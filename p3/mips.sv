==> flow/design.v <==
module mips(
	input clk, reset,
	output [31:0] instr_addr,
	input [31:0] instr_in,
	output logic [31:0] data_addr,
	input [31:0] data_in,
	output logic [31:0] data_out,
	output logic [1:0] data_access_size, 
	output data_rd_wr);
	    parameter mem_file = "SimpleAdd.x";
	parameter [31:0] mem_start = 32'h80020000;
	parameter mem_depth = 2**20;  
	typedef enum { sz_byte, sz_word, sz_4word, sz_8word } mem_access_sizes;
	parameter [31:0] pc_init = 0;
	parameter [31:0] sp_init = 0;
	parameter [31:0] ra_init = 0;
	logic [31:0] pc;
	assign instr_addr = pc;
	logic [31:0] ir;
    logic [4:0] reg_rd_num0, reg_rd_num1;
    wire [31:0] reg_rd_data0, reg_rd_data1;
	assign reg_rd_num0 = ir[25:21];
	assign reg_rd_num1 = ir[20:16];
	logic [31:0] a, b, sign_ext_imm;
	logic [31:0] alu_out;
	int lw = 1;
	int lbu = 0;
	logic st_en;
	assign data_out = b;
	assign data_rd_wr = ~st_en;
    logic [4:0] reg_wr_num;
    logic [31:0] reg_wr_data;
    logic reg_wr_en;
	assign reg_wr_data = lw ? alu_out : lbu ? {24'b000000000000000000000000, data_in[7:0]} : data_in;
	enum { init, fetch, id, ex, me, wb } state;
    regfile #(.sp_init(sp_init), .ra_init(ra_init)) regs(
		.wr_num(reg_wr_num), .wr_data(reg_wr_data), .wr_en(reg_wr_en),
        .rd0_num(reg_rd_num0), .rd0_data(reg_rd_data0),
		.rd1_num(reg_rd_num1), .rd1_data(reg_rd_data1),
        .clk(clk), .reset(reset));
	always @(posedge clk or posedge reset) begin
		if(reset) begin
			reg_wr_en <= 0;
			pc <= pc_init;
			state <= init;
		end
		else
			case(state)
				init: begin
					state <= fetch;
				end
				fetch: begin							 
					ir <= instr_in;						 
					pc <= pc + 4;
					state <= id;
					data_access_size <= sz_word;		 
				end
				id: begin
					if ((ir[31:26] == 6'b000000) && (ir[5:0] == 6'b001000)) begin
						ir[25:21] <= 5'b11111;
						a <= reg_rd_data0;
					end else begin
						a <= reg_rd_data0;
						b <= reg_rd_data1;
					end
					if ((ir[31:26] == 6'b000100)) begin	 
						sign_ext_imm <= {{16{ir[15]}},{ir[15:0]}} << 2;
					end else if (ir[31:26] == 6'b000010) begin  
						sign_ext_imm <= {{6{ir[25]}},{ir[25:0]}} << 2;
					end else if (ir[31:26] == 6'b000101) begin 	 
						sign_ext_imm <= {{16{ir[15]}},{ir[15:0]}} << 2;
					end else if (ir[31:26] == 6'b000011) begin	 
						sign_ext_imm <= {{6{ir[25]}},{ir[25:0]}} << 2;
					end else if ((ir[31:26] == 6'b000000) && (ir[5:0] == 6'b000000)) begin 	 
						sign_ext_imm <= {{27{ir[10]}},{ir[10:6]}};
					end else begin	 
						sign_ext_imm <= {{16{ir[15]}},{ir[15:0]}};
					end  
					state <= ex;
				end
				ex: begin								 
					if (ir[31:26] == 6'b001001) begin	 
						alu_out <= a + sign_ext_imm;
						st_en <= 0;
					end else if (ir[31:26] == 6'b101011) begin
						st_en <= 1;
						data_addr <= a + sign_ext_imm;
						b <= reg_rd_data1;
					end else if (ir[31:26] == 6'b100011) begin
						st_en <= 0;
						data_addr <= a + sign_ext_imm;
					end else if (ir[31:26] == 6'b000000) begin
						if (ir[5:0] == 6'b100001) begin
							st_en <= 0;
							alu_out <= a + b;
						end else if (ir[5:0] == 6'b001000) begin
							st_en <= 0;	
							a <= reg_rd_data0;	 
						end else if (ir[25:0] == 0) begin
							st_en <= 0;
						end else if (ir[5:0] == 6'b000000) begin  
							alu_out <= b << sign_ext_imm;
							st_en <= 0;
						end else if (ir[5:0] == 6'b100011) begin  
							alu_out <= a - b;
							st_en <= 0;
						end
					end else if (ir[31:26] == 6'b001010) begin	 
						if (a < sign_ext_imm) begin
							alu_out <= 32'b00000000000000000000000000000001;
						end else begin
							alu_out <= 32'b00000000000000000000000000000000;
						end
						st_en <= 0;
					end else if (ir[31:26] == 6'b000100) begin	 
						if (a == b) begin
							alu_out <= 1;
						end else begin
							alu_out <= 0;
						end
						st_en <= 0;
					end else if (ir == 0) begin	 
						st_en <= 0;
					end else if (ir[31:26] == 6'b000010) begin	 
						st_en <= 0;
					end else if (ir[31:26] == 6'b000011) begin	 
						alu_out <= pc + 4;
						st_en <= 0;
					end else if (ir[31:26] == 6'b000101) begin 	 
						if (a == b) begin
							alu_out <= 0;
						end else begin
							alu_out <= 1;
						end
						st_en <= 0;
					end else if (ir[31:26] == 6'b011100) begin  
						alu_out <= a * b;
						st_en <= 0;
					end else if (ir[31:26] == 6'b001111) begin  
						alu_out <= (sign_ext_imm << 16);
						st_en <= 0;
					end else if (ir[31:26] == 6'b100100) begin  
						data_addr <= a + sign_ext_imm;
						st_en <= 0;
						data_access_size <= sz_byte;
					end else if (ir[31:26] == 6'b101000) begin  
						data_addr <= a + sign_ext_imm;
						b <= reg_rd_data1;
						st_en <= 1;
					end 
					state <= me;
				end
				me: begin								 
					if (ir[31:26] == 6'b001001) begin
						reg_wr_en <= 1;
						reg_wr_num <= ir[20:16];
					end else if (ir[31:26] == 6'b101011) begin
						reg_wr_en <= 0;
						reg_wr_num <= 0;
					end else if (ir[31:26] == 6'b100011) begin
						reg_wr_en <= 1;
						reg_wr_num <= ir[20:16];
						lw <= 0;	 
					end else if (ir[31:26] == 6'b000000) begin
						if (ir[5:0] == 6'b100001) begin
							reg_wr_en <= 1;
							reg_wr_num <= ir[15:11];
						end else if (ir[5:0] == 6'b001000) begin
							reg_wr_en <= 0;
							reg_wr_num <= 0;
							pc <= a;
						end else if (ir[25:0] == 0) begin
							reg_wr_en <= 0;
							reg_wr_num <= 0;
						end else if (ir[5:0] == 6'b000000) begin  
							reg_wr_en <= 1;
							reg_wr_num <= ir[15:11];
						end  else if (ir[5:0] == 6'b100011) begin  
							reg_wr_en <= 1;
							reg_wr_num <= ir[15:11];
						end
					end else if (ir[31:26] == 6'b001010) begin	 
						reg_wr_en <= 1;
						reg_wr_num <= ir[20:16];
					end else if (ir[31:26] == 6'b000100) begin	 
						if (alu_out == 1) begin
							pc <= pc + sign_ext_imm;
						end 
						reg_wr_en <= 0;
						reg_wr_num <= 0;
					end else if (ir == 0) begin		 
						reg_wr_en <= 0;
						reg_wr_num <= 0;
					end else if (ir[31:26] == 6'b000010) begin	 
						pc <= {pc[31:28],sign_ext_imm[27:0]};
						reg_wr_en <= 0;
						reg_wr_num <= 0;
					end else if (ir[31:26] == 6'b000011) begin	 
						pc <= {pc[31:28],sign_ext_imm[27:0]};
						reg_wr_en <= 1;
						reg_wr_num <= 5'b11111;
					end else if (ir[31:26] == 6'b000101) begin 	 
						if (alu_out == 1) begin
							pc <= pc + sign_ext_imm;
						end 
						reg_wr_en <= 0;
						reg_wr_num <= 0;
					end else if (ir[31:26] == 6'b011100) begin  
						reg_wr_en <= 1;
						reg_wr_num <= ir[15:11];
					end else if (ir[31:26] == 6'b001111) begin  
						reg_wr_en <= 1;
						reg_wr_num <= ir[20:16];
					end else if (ir[31:26] == 6'b100100) begin  
						reg_wr_en <= 1;
						reg_wr_num <= ir[20:16];
						lw <= 0;
						lbu <= 1;
					end else if (ir[31:26] == 6'b101000) begin  
						reg_wr_en <= 0;
						reg_wr_num <= 0;
					end 
					st_en <= 0;
					state <= wb;
				end
				wb: begin
					lw <= 1;		 
					lbu <= 0;		 
					reg_wr_en <= 0;
					state <= fetch;
				end
				default: begin
					reg_wr_en <= 0;
					state <= fetch;
				end
			endcase
	end
endmodule
module regfile(
		input [4:0] wr_num, input [31:0] wr_data, input wr_en,
		input [4:0] rd0_num, output [31:0] rd0_data,
		input [4:0] rd1_num, output [31:0] rd1_data,
		input clk, reset);
	parameter [31:0] sp_init = 0;
	parameter [31:0] ra_init = 0;
    reg[31:0] data [1:31];  
	always @(posedge clk or posedge reset)
	if(reset) begin
		data[29] <= sp_init;
		data[31] <= ra_init;
	end
	else begin
        if(wr_en && wr_num!=0) data[wr_num] <= wr_data;
	end
   	assign rd0_data = (rd0_num!=0) ? data[rd0_num] : 32'h00000000;
   	assign rd1_data = (rd1_num!=0) ? data[rd1_num] : 32'h00000000;
endmodule
Tool chain data of mips
The steps from the RTL of mips to its reports follow in flow order.
Line numbers count from 1 in the design file above.
Library cell names are shortened.
{"block": "design", "top_module": "mips", "clk_port": "clk", "cell_library": "sky130hd", "pvt_corner": "tt_025C_1v80"}

After elaboration
Yosys after proc, flatten, opt, wreduce and memory -nomap, before mapping. Print and check cells are not counted. Equal cells are merged and count once.
{"block": "word_totals", "register_bits": 1324, "input_bits": 66, "output_inout_bits": 99, "word_cells": 518}
{"block": "classes", "n_addsub": 5, "mul": 1, "n_cmp": 1, "equal": 197, "shifts": 1, "mux": 185, "n_logic": 4, "n_reduce_logical": 74}
{"block": "op_table", "cell": "32-bit 2-to-1 mux", "n": 99}
{"block": "op_table", "cell": "32-bit case mux with 32-bit select", "n": 2}
{"block": "op_table", "cell": "32-bit by 32-bit multiplier with 32-bit output", "n": 1}
{"block": "op_table", "cell": "32-bit case mux with 2-bit select", "n": 5}
{"block": "op_table", "cell": "5-bit == test with constant B", "n": 48}
{"block": "op_table", "cell": "5-bit by 4-bit == test with 1-bit output with constant B", "n": 24}
{"block": "op_table", "cell": "3-bit inequality test with constant B", "n": 34}
{"block": "op_table", "cell": "5-bit 2-to-1 mux", "n": 20}
{"block": "op_table", "cell": "3-bit AND reduction", "n": 32}
{"block": "op_table", "cell": "32-bit adder", "n": 3}
{"block": "op_table", "cell": "2-bit inequality test with constant B", "n": 33}
{"block": "op_table", "cell": "32-bit zero test", "n": 2}
{"block": "op_table", "cell": "32-bit nonzero test", "n": 2}
{"block": "op_table", "cell": "5-bit by 3-bit == test with 1-bit output with constant B", "n": 12}
{"block": "op_table", "cell": "1-bit 2-to-1 mux", "n": 41}
{"block": "op_table", "cell": "6-bit == test with constant B", "n": 6}
{"block": "op_table", "cell": "32-bit by 1-bit == test with 1-bit output with constant B", "n": 1}
{"block": "op_table", "cell": "32-bit by 3-bit adder with 32-bit output with constant B", "n": 1}
{"block": "op_table", "cell": "32-bit subtractor", "n": 1}
{"block": "op_table", "cell": "32-bit less-than comparator", "n": 1}
{"block": "op_table", "cell": "32-bit == test", "n": 1}
{"block": "op_table", "cell": "32-bit by 32-bit left shift with 32-bit output", "n": 1}
{"block": "op_table", "cell": "15-bit inequality test with constant B", "n": 2}
{"block": "op_table", "cell": "15-bit AND reduction", "n": 2}
{"block": "op_table", "cell": "5-bit by 2-bit == test with 1-bit output with constant B", "n": 6}
{"block": "op_table", "cell": "26-bit zero test", "n": 1}
{"block": "op_table", "cell": "2-bit 2-to-1 mux", "n": 13}
{"block": "op_table", "cell": "4-bit inequality test with constant B", "n": 6}
Other operator kinds: 36; their cells: 68.

Longest topological paths
Yosys ltp: most cells in a row. Word level: on the elaborated netlist, between registers, memories and ports. Mapped: between sequential cells and ports; inverters and the memories' decode and read muxes count.
{"block": "depth", "ltp_word": 18, "ABC_AREA": 0, "depth_mapped": 28, "mapped_depth_nobuf": 26}

After synthesis
Source: synth_stat.txt of the flow (Yosys; design flattened, memories mapped). It holds for the ABC_AREA given above (unset counts as 0); a run with the other value may have another netlist.
The area totals of this step are shown rounded.
{"block": "by_type", "cell_type": "edfxtp_1", "n": 1125, "area_total_um2": 33782.4}
{"block": "by_type", "cell_type": "fa_1", "n": 412, "area_total_um2": 8247.91}
{"block": "by_type", "cell_type": "a22oi_1", "n": 631, "area_total_um2": 4.74E+03}
{"block": "by_type", "cell_type": "ha_1", "n": 280, "area_total_um2": 3503.36}
{"block": "by_type", "cell_type": "dfrtp_1", "n": 102, "area_total_um2": 2.55E+03}
{"block": "by_type", "cell_type": "inv_1", "n": 540, "area_total_um2": 2.03E+03}
{"block": "by_type", "cell_type": "and2_1", "n": 264, "area_total_um2": 1.65E+03}
{"block": "by_type", "cell_type": "nor2_1", "n": 420, "area_total_um2": 1.58E+03}
{"block": "by_type", "cell_type": "nand2_1", "n": 413, "area_total_um2": 1.55E+03}
{"block": "by_type", "cell_type": "a221oi_1", "n": 174, "area_total_um2": 1.52E+03}
{"block": "by_type", "cell_type": "a21oi_1", "n": 297, "area_total_um2": 1.49E+03}
{"block": "by_type", "cell_type": "clkbuf_1", "n": 398, "area_total_um2": 1.49E+03}
{"block": "by_type", "cell_type": "a22o_1", "n": 158, "area_total_um2": 1.38E+03}
{"block": "by_type", "cell_type": "xnor2_1", "n": 129, "area_total_um2": 1.13E+03}
{"block": "by_type", "cell_type": "nand3_1", "n": 194, "area_total_um2": 970.931}
{"block": "by_type", "cell_type": "o21ai_0", "n": 167, "area_total_um2": 835.802}
{"block": "by_type", "cell_type": "nand4_1", "n": 117, "area_total_um2": 731.952}
{"block": "by_type", "cell_type": "a222oi_1", "n": 70, "area_total_um2": 700.672}
Not listed: further types 83, cells in them 954.
{"block": "mapped", "cell_count": 6845, "area_um2": 77200, "sequential_area_um2": 36400, "ffs": 1228, "buf_cells": 445}
By module: a second synthesis without flattening, with its own total; a netlist apart from the flattened one above.
{"block": "hier_totals", "hier_cells": 7227, "area_unflattened_um2": 80500}
Each row is one instance without its submodules.
{"block": "by_module", "module": "regfile", "instances": 1, "cells": 3168, "area_um2": 44400, "seq_area_um2": 29500}
{"block": "by_module", "module": "mips", "instances": 1, "cells": 4059, "area_um2": 36100, "seq_area_um2": 6890}

Path before layout
Path of least setup slack by OpenSTA after synthesis, without wires, with an ideal clock, recovery checks aside; 20% of the period is set as input and as output delay. Where synthesis merged equal registers, the netlist keeps one of their names.
{"block": "synth_timing", "kind": "register to register", "startpoint": "register b[2]", "endpoint": "register alu_out[31]", "tclk_ns": 7.92, "setup_ns": 0.259, "t_first_pin_ns": 0.000, "t_arrival_ns": 7.106, "required_time_ns": 7.661, "setup_slack_ns": 0.555, "delay_ns": 7.365, "stages": 25, "n_path_buf": 2, "synth_period_reached_ns": 7.365}
"delay_ns" is the arrival time less input delay plus setup time.
"stages": output pins that drive a net of the path, with the launching flip-flop's if there is one; two outputs of one cell count as two.
"synth_period_reached_ns" is the clock period less the worst setup slack; recovery checks do not enter. This is arithmetic on one report: input and output delays are still those of the set period (20% each).
Between the ends stands the longest chain of elaborated cells between them, by number of cells; it is not shown to be the way that was timed. Of several equally long chains one is given.
Each line given opens the expression or statement behind the cell; cells for indexed reads and writes are added by Yosys, which also makes memories of some case tables.
At most two assigning lines are given for a register; there are more.
{"block": "synth_between", "cell_sequence": "edfxtp_1 -> clkbuf_1 -> clkbuf_1 -> and2_1 -> fa_1 -> inv_1 -> fa_1 -> fa_1 -> fa_1 -> inv_1 -> fa_1 -> fa_1 -> fa_1 -> fa_1 -> ha_1 -> o21ai_0 -> a21oi_1 -> a221oi_1 -> o21a_1 -> nand2_1 -> o2bb2ai_2 -> o41ai_2 -> xnor2_1 -> a221o_1 -> a211o_1", "elab_chain_cells": 12, "cone_cells": 20, "cone_lines": 20, "cone_classes": "2 x add/sub; 1 x mul; 1 x shift; 16 x mux"}
{"block": "synth_rtl", "element": "start: declaration", "line": 24, "rtl": "logic [31:0] a, b, sign_ext_imm;"}
{"block": "synth_rtl", "element": "start: assignment", "line": 64, "rtl": "b <= reg_rd_data1;"}
{"block": "synth_rtl", "element": "start: assignment", "line": 88, "rtl": "b <= reg_rd_data1;"}
{"block": "synth_rtl", "element": "32-bit by 32-bit multiplier with 32-bit output", "line": 137, "rtl": "alu_out <= a * b;"}
{"block": "synth_rtl", "element": "32-bit 2-to-1 mux", "line": 136, "rtl": "end else if (ir[31:26] == 6'b011100) begin"}
{"block": "synth_rtl", "element": "32-bit 2-to-1 mux", "line": 129, "rtl": "end else if (ir[31:26] == 6'b000101) begin"}
{"block": "synth_rtl", "element": "32-bit 2-to-1 mux", "line": 126, "rtl": "end else if (ir[31:26] == 6'b000011) begin"}
{"block": "synth_rtl", "element": "32-bit 2-to-1 mux", "line": 124, "rtl": "end else if (ir[31:26] == 6'b000010) begin"}
{"block": "synth_rtl", "element": "32-bit 2-to-1 mux", "line": 122, "rtl": "end else if (ir == 0) begin"}
{"block": "synth_rtl", "element": "32-bit 2-to-1 mux", "line": 115, "rtl": "end else if (ir[31:26] == 6'b000100) begin"}
{"block": "synth_rtl", "element": "32-bit 2-to-1 mux", "line": 108, "rtl": "end else if (ir[31:26] == 6'b001010) begin"}
{"block": "synth_rtl", "element": "32-bit 2-to-1 mux", "line": 92, "rtl": "end else if (ir[31:26] == 6'b000000) begin"}
{"block": "synth_rtl", "element": "32-bit 2-to-1 mux", "line": 89, "rtl": "end else if (ir[31:26] == 6'b100011) begin"}
{"block": "synth_rtl", "element": "32-bit 2-to-1 mux", "line": 85, "rtl": "end else if (ir[31:26] == 6'b101011) begin"}
{"block": "synth_rtl", "element": "32-bit 2-to-1 mux", "line": 82, "rtl": "if (ir[31:26] == 6'b001001) begin"}
{"block": "synth_rtl", "element": "end: assignment", "line": 83, "rtl": "alu_out <= a + sign_ext_imm;"}
{"block": "synth_rtl", "element": "end: assignment", "line": 95, "rtl": "alu_out <= a + b;"}
{"block": "synth_rtl", "element": "end: declaration", "line": 25, "rtl": "logic [31:0] alu_out;"}

Timing after layout
From the final timing report of flow run A: the path of least setup slack in the routed layout; clock arrival at registers is part of the times.
{"block": "layout_timing", "kind": "register to register", "startpoint": "register b[3]", "endpoint": "register alu_out[29]", "tclk_ns": 6.5, "setup_ns": 0.27, "t_first_pin_ns": 0.76, "t_arrival_ns": 7.78, "required_time_ns": 6.93, "setup_slack_ns": -0.85, "stages": 26, "n_path_buf": 2}
Between the ends stands the longest chain of elaborated cells between them, by number of cells; it is not shown to be the way that was timed. Of several equally long chains one is given.
At most two assigning lines are given for a register; there are more.
{"block": "layout_between", "cell_sequence": "edfxtp_1 -> buf_12 -> and2_1 -> fa_1 -> inv_1 -> fa_1 -> fa_1 -> fa_1 -> inv_2 -> fa_1 -> inv_2 -> fa_1 -> inv_1 -> fa_2 -> fa_2 -> ha_4 -> nand4_1 -> nor3b_2 -> o211ai_1 -> nand2_4 -> o2bb2ai_4 -> buf_4 -> o21a_1 -> nor2_1 -> a221oi_2 -> o31ai_1", "elab_chain_cells": 12, "cone_cells": 20, "cone_lines": 20, "cone_classes": "2 x add/sub; 1 x mul; 1 x shift; 16 x mux"}
{"block": "layout_rtl", "element": "start: declaration", "line": 24, "rtl": "logic [31:0] a, b, sign_ext_imm;"}
{"block": "layout_rtl", "element": "start: assignment", "line": 64, "rtl": "b <= reg_rd_data1;"}
{"block": "layout_rtl", "element": "start: assignment", "line": 88, "rtl": "b <= reg_rd_data1;"}
{"block": "layout_rtl", "element": "32-bit by 32-bit multiplier with 32-bit output", "line": 137, "rtl": "alu_out <= a * b;"}
{"block": "layout_rtl", "element": "32-bit 2-to-1 mux", "line": 136, "rtl": "end else if (ir[31:26] == 6'b011100) begin"}
{"block": "layout_rtl", "element": "32-bit 2-to-1 mux", "line": 129, "rtl": "end else if (ir[31:26] == 6'b000101) begin"}
{"block": "layout_rtl", "element": "32-bit 2-to-1 mux", "line": 126, "rtl": "end else if (ir[31:26] == 6'b000011) begin"}
{"block": "layout_rtl", "element": "32-bit 2-to-1 mux", "line": 124, "rtl": "end else if (ir[31:26] == 6'b000010) begin"}
{"block": "layout_rtl", "element": "32-bit 2-to-1 mux", "line": 122, "rtl": "end else if (ir == 0) begin"}
{"block": "layout_rtl", "element": "32-bit 2-to-1 mux", "line": 115, "rtl": "end else if (ir[31:26] == 6'b000100) begin"}
{"block": "layout_rtl", "element": "32-bit 2-to-1 mux", "line": 108, "rtl": "end else if (ir[31:26] == 6'b001010) begin"}
{"block": "layout_rtl", "element": "32-bit 2-to-1 mux", "line": 92, "rtl": "end else if (ir[31:26] == 6'b000000) begin"}
{"block": "layout_rtl", "element": "32-bit 2-to-1 mux", "line": 89, "rtl": "end else if (ir[31:26] == 6'b100011) begin"}
{"block": "layout_rtl", "element": "32-bit 2-to-1 mux", "line": 85, "rtl": "end else if (ir[31:26] == 6'b101011) begin"}
{"block": "layout_rtl", "element": "32-bit 2-to-1 mux", "line": 82, "rtl": "if (ir[31:26] == 6'b001001) begin"}
{"block": "layout_rtl", "element": "end: assignment", "line": 83, "rtl": "alu_out <= a + sign_ext_imm;"}
{"block": "layout_rtl", "element": "end: assignment", "line": 95, "rtl": "alu_out <= a + b;"}
{"block": "layout_rtl", "element": "end: declaration", "line": 25, "rtl": "logic [31:0] alu_out;"}

Appendix: measured runs

Record of 2 stored runs of the RTL-to-layout flow on mips, platform sky130hd. The runs are unordered. Constraints: input delay and output delay 20% of the set period each, output load 0.01 pF.
"period_reached_ns" is the run's clock period less its worst setup slack. It is reckoned from that one timing run; input and output delays stay at 20% of the period that was set.
By "critical_path_time_ns" is meant the share of the clock period that the worst setup path is allowed (20% is reserved at inputs, 20% at outputs), minus its slack. Clock arrival times at its registers enter into it.
The measured numbers are rounded.

{"run": "flow run A", "settings": { "period_ns": 6.5, "CORE_UTILIZATION": 18, "SETUP_SLACK_MARGIN": 1.58, "CORE_ASPECT_RATIO": 0.78, "CORE_MARGIN": 4, "CELL_PAD_IN_SITES_DETAIL_PLACEMENT": 0, "CTS_CLUSTER_DIAMETER": 137, "SLEW_MARGIN": 30, "MIN_ROUTING_LAYER": "met1", "CAP_MARGIN": 20 }, "results": { "final_setup_ws_ns": -0.851, "die_footprint_um2": 440000, "holdWs_ns": 0.556, "setup_tns_ns": -9.52, "util_pct": 22.3, "critical_path_time_ns": 7.35, "worst_path_kind": "register to register", "period_reached_ns": 7.351, "ys_area_um2": 77200 }}
{"run": "flow run B", "settings": { "period_ns": 8.28, "CORE_UTILIZATION": 37, "SETUP_SLACK_MARGIN": -0.16, "PLACE_DENSITY_LB_ADDON": 0.09, "HOLD_SLACK_MARGIN": 0.21, "CELL_PAD_IN_SITES_DETAIL_PLACEMENT": 0, "ABC_AREA": 0, "GPL_TIMING_DRIVEN": 1, "CTS_CLUSTER_SIZE": 32, "CAP_MARGIN": 25, "SLEW_MARGIN": 40, "MAX_ROUTING_LAYER": "met4", "CORE_MARGIN": 2 }, "results": { "holdWs_ns": 0.530, "critical_path_time_ns": 7.90, "worst_path_kind": "register to register", "final_setup_ws_ns": 0.381, "period_reached_ns": 7.899, "setup_tns_ns": 0.000, "ys_area_um2": 77200, "die_footprint_um2": 212000, "util_pct": 43.2 }}
